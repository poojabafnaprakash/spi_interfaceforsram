==> flow/design.v <==
module rxbuf(rxout, sdi, sck, latchrxdata, RxCount, validRx);
output[7:0] rxout;
input sdi, sck, latchrxdata, validRx;
input [3:0] RxCount;
reg [7:0] finalRotateRxData;
initial begin
	finalRotateRxData <= 8'b00000000;
end
always @(posedge sck)
begin
	if(latchrxdata)
	begin
		finalRotateRxData[RxCount-1] <= sdi;
	end	
end
assign  rxout = (validRx) ? finalRotateRxData : 8'bz;
endmodule
Reports on rxbuf --
Tool output for the design above, in the order of the flow. Lines are those of the file above, counted from 1. Operators: Yosys type, input widths -> output width; for muxes data width and select width s. Library cell names are shortened. Not given: -
Design: top rxbuf, clock port sck, cell library sky130hd, library corner tt_025C_1v80

After elaboration --
Counts by Yosys on the flattened word-level netlist (proc, flatten, opt, wreduce; memories kept). Register bits leave out memories and registers merged into their read ports (data or address); mux counts leave out enables and synchronous resets folded into registers. Print and check cells are left out. Cells with the same type and inputs are merged into one.
Storage and ports: register bits after elaboration 8, output and inout bits 8, word-level cells 9
Operators by class: add/sub/neg operators 2, shifts and indexed selects 2, multiplexer cells 1, bitwise operators 3
Operators by type and width (count):
- $shift 1x33->8 | 1
- $shift 1x33->8 const A | 1
- $neg 32->33 | 1
- $and 8x8->8 | 1
- $or 8x8->8 | 1
- $not 8->8 | 1
- $mux 8 | 1
- $sub 4x1->5 const B | 1

Depth --
Depth = most cells in a row (Yosys ltp): at word level without a register or memory, in the mapped netlist without a sequential cell, where the memories' decode and read muxes count.
Depth: depth in word-level cells 6, ABC_AREA 0, depth in mapped cells 10

Mapped cells and area --
Source: synth_stat.txt of the flow (Yosys; design flattened, memories mapped). It holds for the ABC_AREA given above (unset counts as 0); a run with the other value may have another netlist. Totals and module areas in this step are rounded.
Mapped netlist: cells in the netlist 76, mapped area 819.5 µm², sequential part of the area 240.2 µm², flip-flop cells 8, buffer cells 2
Cells by type:
- edfxtp_1 | count 8, area in all 240.23 µm²
- ha_1 | count 9, area in all 112.608 µm²
- mux2_2 | count 7, area in all 78.826 µm²
- nand3b_1 | count 4, area in all 30.029 µm²
- o211ai_1 | count 4, area in all 30.029 µm²
- o2111ai_1 | count 3, area in all 26.275 µm²
- xnor2_1 | count 3, area in all 26.275 µm²
- xnor3_2 | count 1, area in all 23.773 µm²
- nor4bb_1 | count 2, area in all 20.019 µm²
- nor4_1 | count 3, area in all 18.768 µm²
- or3b_2 | count 2, area in all 17.517 µm²
- mux2_4 | count 1, area in all 15.014 µm²
- or4_1 | count 2, area in all 15.014 µm²
- nand2b_1 | count 2, area in all 12.512 µm²
- a2111o_1 | count 1, area in all 11.261 µm²
- inv_1 | count 3, area in all 11.261 µm²
- nor2_1 | count 3, area in all 11.261 µm²
- or4bb_1 | count 1, area in all 11.261 µm²
Other cell types: 16; their cells: 17.

Path before layout --
Path of least setup slack by OpenSTA after synthesis, without wires, with an ideal clock, recovery checks aside; 20% of the period is set as input and as output delay. Where synthesis merged equal registers, the netlist keeps one of their names.
Path post-synthesis: path type input-to-reg, start point in RxCount[0], end point reg finalRotateRxData[0], clock period 3.95 ns, time at the first pin 0.790 ns, arrival 3.506 ns, data required time 3.690 ns, slack 0.184 ns, delay of the path 2.976 ns, stages on the path 8, path buffers 0, synthesis period reached 3.766 ns
"delay of the path" is the arrival time less input delay plus setup time. "stages on the path" counts driving pins, that of a launching flip-flop among them; a cell with two outputs on the path counts twice. "synthesis period reached" is the clock period less the worst setup slack; recovery checks do not enter. This is arithmetic on one report: input and output delays are still those of the set period (20% each). Between the ends stands the longest chain of elaborated cells between them, by number of cells; it is not shown to be the way that was timed. Of several equally long chains one is given. Each line given opens the expression or statement behind the cell; cells for indexed reads and writes are added by Yosys, which also makes memories of some case tables. Where a signal picks the word or bit written, the line may be left out of the assigning lines.
On the way, post-synthesis: cells stage by stage inv_1 ha_1 or3b_2 ha_1 or4bb_1 or3_1 a2111o_1 mux2_4, cells in the longest elaborated chain 6, elaborated cells between the ends (all ways) 7, those cells by class add/sub (2); shift (2); logic (3)
RTL lines, path post-synthesis:
- from (decl) | line 4 | input [3:0] RxCount;
- $sub 4x1->5 | line 13 | finalRotateRxData[RxCount-1] <= sdi;
- $neg 32->33 | line 13
- $shift 1x33->8 | line 13
- $not 8->8 | line 13
- $and 8x8->8 | line 13
- $or 8x8->8 | line 13
- to (decl) | line 5 | reg [7:0] finalRotateRxData;

Worst path after layout --
From the final timing report of entry A: the path of least setup slack in the routed layout; clock arrival at registers is part of the times.
Path post-layout: path type input-to-reg, start point in RxCount[1], end point reg finalRotateRxData[0], clock period 3.57 ns, time at the first pin 0.71 ns, arrival 3.78 ns, data required time 3.58 ns, slack -0.20 ns, stages on the path 9, path buffers 1
Between the ends stands the longest chain of elaborated cells between them, by number of cells; it is not shown to be the way that was timed. Of several equally long chains one is given. Where a signal picks the word or bit written, the line may be left out of the assigning lines.
On the way, post-layout: cells stage by stage dlygate4sd2_1 inv_2 ha_4 or3b_4 ha_1 or4bb_4 or3_1 a2111o_1 mux2_4, cells in the longest elaborated chain 6, elaborated cells between the ends (all ways) 7, those cells by class add/sub (2); shift (2); logic (3)
RTL lines, path post-layout:
- from (decl) | line 4 | input [3:0] RxCount;
- $sub 4x1->5 | line 13 | finalRotateRxData[RxCount-1] <= sdi;
- $neg 32->33 | line 13
- $shift 1x33->8 | line 13
- $not 8->8 | line 13
- $and 8x8->8 | line 13
- $or 8x8->8 | line 13
- to (decl) | line 5 | reg [7:0] finalRotateRxData;

Subject: rxbuf on sky130hd, stored results

Hello all,

Stored flow runs of rxbuf (2 of them; Yosys, OpenROAD, sky130hd). They differ in their settings and are not a sequence. Constraints: input delay and output delay 20% of the set period each, output load 0.01 pF.
"period achieved" means the clock period less the worst setup slack. The figure is calculated, with input and output delays left at 20% of the set period.
The measured numbers are rounded.

[entry A] flow files
==> flow/run.sh <==
#!/bin/bash
# the make line also repeats the synthesis and layout settings of config.mk as NAME=value (left out here)
make -C /OpenROAD-flow-scripts/flow DESIGN_CONFIG=/design/flow/config.mk WORK_HOME=/design/flow/orfs CLKGATE_MAP_FILE= finish
==> flow/config.mk <==
export PLATFORM = sky130hd
export DESIGN_NAME = rxbuf
export DESIGN_NICKNAME = rxbuf
export VERILOG_FILES = /design/flow/design.v
export SDC_FILE = /design/flow/constraint.sdc
export NUM_CORES = 4
export LEC_CHECK = 0
export CAP_MARGIN = 20
export CELL_PAD_IN_SITES_DETAIL_PLACEMENT = 2
export CELL_PAD_IN_SITES_GLOBAL_PLACEMENT = 0
export CORE_MARGIN = 2
export CORE_UTILIZATION = 46
export GPL_TIMING_DRIVEN = 0
export PLACE_DENSITY = 0.63
export SETUP_SLACK_MARGIN = -0.34
export SLEW_MARGIN = 20
==> flow/constraint.sdc <==
create_clock -name core_clock -period 3.57 [get_ports {sck}]
set_input_delay 0.7140 -clock core_clock [delete_from_list [all_inputs] [get_ports {sck}]]
set_output_delay 0.7140 -clock core_clock [all_outputs]
set_load 0.01 [all_outputs]

[entry A] result: chip area in the Yosys report 819.5 µm²; die outline area 2,135 µm²; final design utilization 61.5 %; setup slack of the worst path -0.200 ns; summed negative setup slack -0.456 ns; period achieved 3.770 ns

[entry B] flow files
==> flow/run.sh <==
#!/bin/bash
# the make line also repeats the synthesis and layout settings of config.mk as NAME=value (left out here)
make -C /OpenROAD-flow-scripts/flow DESIGN_CONFIG=/design/flow/config.mk WORK_HOME=/design/flow/orfs CLKGATE_MAP_FILE= finish
==> flow/config.mk <==
export PLATFORM = sky130hd
export DESIGN_NAME = rxbuf
export DESIGN_NICKNAME = rxbuf
export VERILOG_FILES = /design/flow/design.v
export SDC_FILE = /design/flow/constraint.sdc
export NUM_CORES = 4
export LEC_CHECK = 0
export CAP_MARGIN = 20
export CELL_PAD_IN_SITES_DETAIL_PLACEMENT = 0
export CORE_MARGIN = 2
export CORE_UTILIZATION = 46
export CTS_CLUSTER_DIAMETER = 308
export MIN_ROUTING_LAYER = met1
export PLACE_DENSITY_LB_ADDON = 0.24
export SLEW_MARGIN = 20
==> flow/constraint.sdc <==
create_clock -name core_clock -period 5.55 [get_ports {sck}]
set_input_delay 1.1100 -clock core_clock [delete_from_list [all_inputs] [get_ports {sck}]]
set_output_delay 1.1100 -clock core_clock [all_outputs]
set_load 0.01 [all_outputs]

[entry B] result: chip area in the Yosys report 819.5 µm²; die outline area 2,135 µm²; final design utilization 59.3 %; setup slack of the worst path 0.964 ns; summed negative setup slack 0.000 ns; period achieved 4.586 ns

Thanks
